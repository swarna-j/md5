==> flow/design.v <==
`timescale 1ns / 1ps
module md5(input clk, 			          
           input start,			  
	       input [7:0] data_in, 			  			  	
		   output reg [127:0] digest, 
		   output reg valid);
	reg [1:0] round;  
	reg [3:0] phase;  
	reg [7:0] message[63:0];
	reg [31:0] group[15:0];
	reg [511:0] padded_message = 512'b0;  
	reg [127:0] word;
	reg [127:0] next_word;
	reg [127:0] out;
	reg [31:0] temp_output[3:0];  
	reg [31:0] reordered_output[3:0];  
	reg [3:0] p_s;  
    reg [3:0] n_s = 1;  
	reg [31:0] a; 
	reg [31:0] b;
    reg [31:0] c;
    reg [31:0] d;
	reg [31:0] F_res;  
	reg [31:0] round_result;
    reg [3:0] K;
	reg [31:0]T;
	reg [4:0] S;
	reg [5:0] len = 6'b0;  
	reg [7:0] total_len;  
	reg [6:0] i = 7'b0; 
	reg [5:0] j = 6'b0; 
	reg [6:0] k = 7'b0;  
initial 
begin
   for(i = 0; i < 64; i=i+1)
	  message[i][7:0] = 8'b0;
end
always @ (posedge clk) 
begin        
   p_s = n_s;
   case(p_s)	
	1: 
	 begin      
	   round = 2'd0;
	   phase = 4'd0;	
	   valid = 1'b0;	
	   word  = {32'h67452301, 32'hefcdab89, 32'h98badcfe, 32'h10325476};
	   digest = 128'd0;
	    if(start)  
	    begin
	       if(data_in != "=")
	       begin
		      message[len] = data_in;
		      len = len+1;	
	       end
	       else  
	       begin		
              message[len] = 8'h80;  
		      total_len = len*8;  
		      n_s = 2;
	       end
	    end			
	 end	 
	 2:
	 begin
	    if(j < 6'd16)
	    begin
		  group[j][7:0] = message[k];
		  group[j][15:8] = message[k+1];
		  group[j][23:16] = message[k+2];
		  group[j][31:24] = message[k+3];
		  k = k + 4;
		  j = j + 1;
		  n_s = 2;
	    end
	    else
	    begin
		  j = 0; k = 0;
		  group[14] = total_len;
		  padded_message = {group[0],group[1],group[2],group[3],group[4],group[5],
		                    group[6],group[7],group[8],group[9],group[10],group[11],
							group[12],group[13],group[14],group[15]};
		  n_s = 3;			
	    end
	 end
	3:				
	 begin			
		 a = word[127:96];
		 b = word[95:64];
		 c = word[63:32];
		 d = word[31:0];
		 case(round)				 
			2'b00: F_res = ((b & c) | (~b & d)); 
			2'b01: F_res = ((b & d) | (c & ~d)); 
			2'b10: F_res = (b ^ c ^ d); 
			2'b11: F_res = (c ^ (b | ~d)); 
		 endcase
		 n_s = 4;
	  end
	 4:
	  begin
		  case({round, phase})
			6'b00_0000: K <= 4'd0; 
			6'b00_0001: K <= 4'd1; 
			6'b00_0010: K <= 4'd2; 
			6'b00_0011: K <= 4'd3; 
			6'b00_0100: K <= 4'd4; 
			6'b00_0101: K <= 4'd5; 
			6'b00_0110: K <= 4'd6; 
			6'b00_0111: K <= 4'd7; 
			6'b00_1000: K <= 4'd8; 
			6'b00_1001: K <= 4'd9; 
			6'b00_1010: K <= 4'd10; 
			6'b00_1011: K <= 4'd11; 
			6'b00_1100: K <= 4'd12; 
			6'b00_1101: K <= 4'd13; 
			6'b00_1110: K <= 4'd14; 
			6'b00_1111: K <= 4'd15; 
			6'b01_0000: K <= 4'd1; 
			6'b01_0001: K <= 4'd6; 
			6'b01_0010: K <= 4'd11; 
			6'b01_0011: K <= 4'd0; 
			6'b01_0100: K <= 4'd5; 
			6'b01_0101: K <= 4'd10; 
			6'b01_0110: K <= 4'd15; 
			6'b01_0111: K <= 4'd4; 
			6'b01_1000: K <= 4'd9; 
			6'b01_1001: K <= 4'd14; 
			6'b01_1010: K <= 4'd3; 
			6'b01_1011: K <= 4'd8; 
			6'b01_1100: K <= 4'd13; 
			6'b01_1101: K <= 4'd2; 
			6'b01_1110: K <= 4'd7; 
			6'b01_1111: K <= 4'd12; 
			6'b10_0000: K <= 4'd5; 
			6'b10_0001: K <= 4'd8; 
			6'b10_0010: K <= 4'd11; 
			6'b10_0011: K <= 4'd14; 
			6'b10_0100: K <= 4'd1; 
			6'b10_0101: K <= 4'd4; 
			6'b10_0110: K <= 4'd7; 
			6'b10_0111: K <= 4'd10; 
			6'b10_1000: K <= 4'd13; 
			6'b10_1001: K <= 4'd0; 
			6'b10_1010: K <= 4'd3; 
			6'b10_1011: K <= 4'd6; 
			6'b10_1100: K <= 4'd9; 
			6'b10_1101: K <= 4'd12; 
			6'b10_1110: K <= 4'd15; 
			6'b10_1111: K <= 4'd2; 
			6'b11_0000: K <= 4'd0; 
			6'b11_0001: K <= 4'd7; 
			6'b11_0010: K <= 4'd14; 
			6'b11_0011: K <= 4'd5; 
			6'b11_0100: K <= 4'd12; 
			6'b11_0101: K <= 4'd3; 
			6'b11_0110: K <= 4'd10; 
			6'b11_0111: K <= 4'd1; 
			6'b11_1000: K <= 4'd8; 
			6'b11_1001: K <= 4'd15; 
			6'b11_1010: K <= 4'd6; 
			6'b11_1011: K <= 4'd13; 
			6'b11_1100: K <= 4'd4; 
			6'b11_1101: K <= 4'd11; 
			6'b11_1110: K <= 4'd2; 
			6'b11_1111: K <= 4'd9; 
		 endcase
		 n_s = 5;
	 end
	5:
	 begin	   
		case( {round, phase} )
			6'b00_0000: T <= 32'hd76aa478;
			6'b00_0001: T <= 32'he8c7b756;
			6'b00_0010: T <= 32'h242070db;
			6'b00_0011: T <= 32'hc1bdceee;
			6'b00_0100: T <= 32'hf57c0faf;
			6'b00_0101: T <= 32'h4787c62a;
			6'b00_0110: T <= 32'ha8304613;
			6'b00_0111: T <= 32'hfd469501;
			6'b00_1000: T <= 32'h698098d8;
			6'b00_1001: T <= 32'h8b44f7af;
			6'b00_1010: T <= 32'hffff5bb1;
			6'b00_1011: T <= 32'h895cd7be;
			6'b00_1100: T <= 32'h6b901122;
			6'b00_1101: T <= 32'hfd987193;
			6'b00_1110: T <= 32'ha679438e;
			6'b00_1111: T <= 32'h49b40821;
			6'b01_0000: T <= 32'hf61e2562;
			6'b01_0001: T <= 32'hc040b340;
			6'b01_0010: T <= 32'h265e5a51;
			6'b01_0011: T <= 32'he9b6c7aa;
			6'b01_0100: T <= 32'hd62f105d;
			6'b01_0101: T <= 32'h02441453;
			6'b01_0110: T <= 32'hd8a1e681;
			6'b01_0111: T <= 32'he7d3fbc8;
			6'b01_1000: T <= 32'h21e1cde6;
			6'b01_1001: T <= 32'hc33707d6;
			6'b01_1010: T <= 32'hf4d50d87;
			6'b01_1011: T <= 32'h455a14ed;
			6'b01_1100: T <= 32'ha9e3e905;
			6'b01_1101: T <= 32'hfcefa3f8;
			6'b01_1110: T <= 32'h676f02d9;
			6'b01_1111: T <= 32'h8d2a4c8a;
			6'b10_0000: T <= 32'hfffa3942;
			6'b10_0001: T <= 32'h8771f681;
			6'b10_0010: T <= 32'h6d9d6122;
			6'b10_0011: T <= 32'hfde5380c;
			6'b10_0100: T <= 32'ha4beea44;
			6'b10_0101: T <= 32'h4bdecfa9;
			6'b10_0110: T <= 32'hf6bb4b60;
			6'b10_0111: T <= 32'hbebfbc70;
			6'b10_1000: T <= 32'h289b7ec6;
			6'b10_1001: T <= 32'heaa127fa;
			6'b10_1010: T <= 32'hd4ef3085;
			6'b10_1011: T <= 32'h04881d05;
			6'b10_1100: T <= 32'hd9d4d039;
			6'b10_1101: T <= 32'he6db99e5;
			6'b10_1110: T <= 32'h1fa27cf8;
			6'b10_1111: T <= 32'hc4ac5665;
			6'b11_0000: T <= 32'hf4292244;
			6'b11_0001: T <= 32'h432aff97;
			6'b11_0010: T <= 32'hab9423a7;
			6'b11_0011: T <= 32'hfc93a039;
			6'b11_0100: T <= 32'h655b59c3;
			6'b11_0101: T <= 32'h8f0ccc92;
			6'b11_0110: T <= 32'hffeff47d;
			6'b11_0111: T <= 32'h85845dd1;
			6'b11_1000: T <= 32'h6fa87e4f;
			6'b11_1001: T <= 32'hfe2ce6e0;
			6'b11_1010: T <= 32'ha3014314;
			6'b11_1011: T <= 32'h4e0811a1;
			6'b11_1100: T <= 32'hf7537e82;
			6'b11_1101: T <= 32'hbd3af235;
			6'b11_1110: T <= 32'h2ad7d2bb;
			6'b11_1111: T <= 32'heb86d391;
			default:    T <= 32'hxxxxxxxx;
		endcase
		n_s = 6;
	 end
	6:
	 begin
		case({round,phase[1:0]})
			4'b00_00: S <= 5'd7;
			4'b00_01: S <= 5'd12;
			4'b00_10: S <= 5'd17;
			4'b00_11: S <= 5'd22;
			4'b01_00: S <= 5'd5;
			4'b01_01: S <= 5'd9;
			4'b01_10: S <= 5'd14;
			4'b01_11: S <= 5'd20;
			4'b10_00: S <= 5'd4;
			4'b10_01: S <= 5'd11;
			4'b10_10: S <= 5'd16;
			4'b10_11: S <= 5'd23;
			4'b11_00: S <= 5'd6;
			4'b11_01: S <= 5'd10;
			4'b11_10: S <= 5'd15;
			4'b11_11: S <= 5'd21;
		endcase
		n_s = 7;
	  end
	 7:
 	  begin
			F_res = F_res + a + padded_message[480-32*K +: 32] + T;
			round_result = b + ((F_res << S) | (F_res >> (32-S)));
			next_word = {word[31:0], round_result, word[95:32]};				
			if( phase == 5'd15 ) 
			begin				
				if( round == 2'b11 )  
					n_s = 8;					
			   else
				begin				   
				   round = round + 2'd1;  
				   phase = 5'b0;
			       word = next_word;	
				   n_s = 3;
				end
			end		
			else
			begin
			   phase = phase + 4'd1;
			   n_s = 3;
			   word = next_word;	
			end			
	  end	 	 
	 8:
	  begin	      						
		   out = {next_word[127:96]+ 32'h67452301, 
			       next_word[95:64] + 32'hefcdab89,  
		           next_word[63:32] +32'h98badcfe, 
				   next_word[31:0]  +32'h10325476};						
		   k = 0; j = 0;
		   n_s = 9;
	  end
	 9:
	  begin
			temp_output[0] <= out[127:96];
			temp_output[1] <= out[95:64];
			temp_output[2] <= out[63:32];
			temp_output[3] <= out[31:0];
			n_s = 10;			
		end
	  10:
		begin
		   if(k < 4)
			begin
				reordered_output[k] = {temp_output[j][7:0],
									   temp_output[j][15:8],
									   temp_output[j][23:16],
									   temp_output[j][31:24]};
                k = k + 1;
			    j = j + 1;
			end
			else
			begin
				digest = {reordered_output[0], 
				          reordered_output[1], 
						  reordered_output[2], 
						  reordered_output[3]};
				valid = 1'b1;
			end
	  end			
	endcase							 
  end
endmodule
# Tool chain data of md5
# What the tools print for md5, step after step.
# Lines are those of the file above, counted from 1.
# Operators carry their Yosys type and port widths (W data, S select, Z words).
# Library cell names are shortened.
# A cell with -- has no value.
[inputs]
design = "md5"
clock = "clk"
library = "sky130hd"
lib_corner = "tt_025C_1v80"

# Word-level counts
# Counts by Yosys on the flattened word-level netlist (proc, flatten, opt, wreduce). Print and check cells are left out. Cells with the same type and inputs are merged into one.
# Yosys's memory passes give these memory sizes; they may raise the number of words (mostly to a power of two), join words into wider ones and drop unused or constant bits.
[bits]
regBits = 2376
clocked_rd_ports_x_width = 41
romBits = 2384
output_inout_bits = 129
input_bits = 10
memories = 3
[memory_table]
columns = ["name", "size", "width", "rd", "write_ports", "line", "rtl"]
rows = [
  ["(name not given)", 64, 32, 1, 0, 172, "case( {round, phase} )"],
  ["(name not given)", 64, 4, 1, 0, 102, "case({round, phase})"],
  ["(name not given)", 16, 5, 1, 0, 243, "case({round,phase[1:0]})"],
]
[classes]
n_logic = 98
n_addsub = 18
reduce_logical = 188
mux = 288
n_cmp = 2
shift = 3
eq_ne = 358
[op_table]
columns = ["operator", "n"]
rows = [
  ["$reduce_or A63 Y1", 64],
  ["$pmux W8 S64", 4],
  ["$mux W8", 252],
  ["$eq A6 B6 Y1 const B", 160],
  ["$shiftx A512 B10 Y32", 1],
  ["$pmux W128 S2", 2],
  ["$eq A6 B5 Y1 const B", 80],
  ["$mux W128", 3],
  ["$reduce_and A3 Y1", 87],
  ["$pmux W32 S4", 2],
  ["$eq A6 B4 Y1 const B", 40],
  ["$reduce_or A15 Y1", 15],
  ["$add A32 B32 Y32", 4],
  ["$and A32 B32 Y32", 4],
  ["$or A32 B32 Y32", 4],
  ["$mux W32", 4],
  ["$eq A6 B3 Y1 const B", 20],
  ["$xor A32 B32 Y32", 3],
  ["$not A1 Y1", 85],
  ["$add A32 B32 Y32 const B", 2],
  ["$not A32 Y32", 2],
  ["$pmux W32 S2", 1],
  ["$eq A6 B2 Y1 const B", 10],
  ["$eq A4 B4 Y1 const B", 12],
  ["$pmux W4 S9", 1],
  ["$add A32 B29 Y32 const B", 1],
  ["$add A32 B31 Y32 const B", 1],
  ["$shr A32 B32 Y32", 1],
]
# Not listed: further kinds 38, cells in them 90.

# Depth
# Longest topological path by Yosys (ltp), each cell counted once; first at word level (registers and memories cut), then after technology mapping (sequential cells cut; the memories' decode and read muxes count).
[depth]
ltp_word = 10
ABC_AREA = 0
ltp_mapped = 35

# Synthesis result
# The flow's flattened synthesis, as Yosys stat reports it; memories are mapped. The netlist is that of the ABC_AREA named above (0 if unset); the other value can give another one.
# The area totals of this step are shown rounded.
[by_type]
columns = ["type", "n", "area_total_um2"]
rows = [
  ["edfxtp_1", 2417, 7.26E+04],
  ["a22oi_1", 479, 3.6E+03],
  ["mux4_2", 148, 3.33E+03],
  ["a221oi_1", 295, 2.58E+03],
  ["nor2_1", 683, 2.56E+03],
  ["a22o_1", 275, 2408.56],
  ["a21oi_1", 353, 1.77E+03],
  ["nand2_1", 456, 1.71E+03],
  ["o21ai_0", 306, 1.53E+03],
  ["ha_1", 112, 1.4E+03],
  ["fa_1", 63, 1261.21],
  ["and2_1", 199, 1.24E+03],
  ["xnor2_1", 125, 1094.8],
  ["nand4_1", 173, 1.08E+03],
  ["clkbuf_1", 237, 889.603],
  ["xor2_1", 83, 726.947],
  ["nand3_1", 145, 725.696],
  ["mux2i_1", 63, 630.605],
]
# Other cell types: 98; their cells: 1394.
[synth_totals]
ff_cells = 2417
mapped_cells = 8006
buf_cells = 355
seq_area_mm2 = 0.0726
area_mm2 = 0.111

# Timing after synthesis
# OpenSTA on the mapped netlist: ideal clock, no wires. The path of least setup slack (recovery checks aside). Input and output delay are each 20% of the period. Register names are those of the netlist, which keeps one name where synthesis merged equal registers.
[synth_path]
path_kind = "register -> register"
start = "reg n_s[3]"
end = "reg padded_message[0]"
stages = 3
path_delay_ps = 48987
arrival_ps = 46465
n_path_buf = 1
tclk_ps = 60300
setup_slack_ps = 11313
setup_time_ps = 2522
period_less_setup_slack_ps = 48987
# "path_delay_ps" is the arrival time less input delay plus setup time.
# "stages" counts driving pins, that of a launching flip-flop among them; a cell with two outputs on the path counts twice.
# "period_less_setup_slack_ps" is the clock period less the worst setup slack; recovery checks do not enter. This is arithmetic on one report: input and output delays are still those of the set period (20% each).
# The rows between start and end are the longest chain of elaborated cells between them; the timing report does not say that the signal goes this way. Where chains are equally long, one stands for them.
# Each line given opens the expression or statement behind the cell; cells for indexed reads and writes are added by Yosys, which also makes memories of some case tables.
# A register here has more assigning lines than the two given.
[synth_between]
cell_sequence = "edfxtp_1 clkbuf_1 nor4_1"
elab_chain_cells = 2
cone_cells = 2
cone_lines = 1
[synth_rtl]
columns = ["item", "line", "rtl"]
rows = [
  ["start, declared", 18, "reg [3:0] n_s = 1;"],
  ["start, assigned", 60, "n_s = 2;"],
  ["start, assigned", 74, "n_s = 2;"],
  ["$eq A4 B2 Y1", 41, "case(p_s)"],
  ["$reduce_and A2 Y1", "--", ""],
  ["end, assigned", 80, "padded_message = {group[0],group[1],group[2],group[3],group[4],group[5],"],
  ["end, declared", 11, "reg [511:0] padded_message = 512'b0;"],
]

# Stored flow runs of md5 (2 of them; Yosys, OpenROAD, sky130hd). They differ in their settings and are not a sequence. Constraints: input delay and output delay 20% of the set period each, output load 0.01 pF.

[[run]]
name = "flow run 1"
[run.settings]
period_ns = 74.1
CORE_UTILIZATION = 59
SETUP_SLACK_MARGIN = 5.0
PLACE_DENSITY_LB_ADDON = 0.18
CORE_ASPECT_RATIO = 0.8
CORE_MARGIN = 4
CELL_PAD_IN_SITES_GLOBAL_PLACEMENT = 2
TNS_END_PERCENT = 60
ABC_AREA = 0
GPL_ROUTABILITY_DRIVEN = 0
CTS_CLUSTER_DIAMETER = 84
SLEW_MARGIN = 10
MAX_ROUTING_LAYER = "met5"
CAP_MARGIN = 20
[run.results]
outcome = "stopped before the end: routing reported GRT-0116"

[[run]]
name = "flow run 2"
[run.settings]
period_ns = 53.9
CORE_UTILIZATION = 65
CELL_PAD_IN_SITES_GLOBAL_PLACEMENT = 1
CELL_PAD_IN_SITES_DETAIL_PLACEMENT = 0
ABC_AREA = 0
SLEW_MARGIN = 25
CAP_MARGIN = 20
CORE_MARGIN = 2
[run.results]
outcome = "stopped before the end: routing reported GRT-0116"
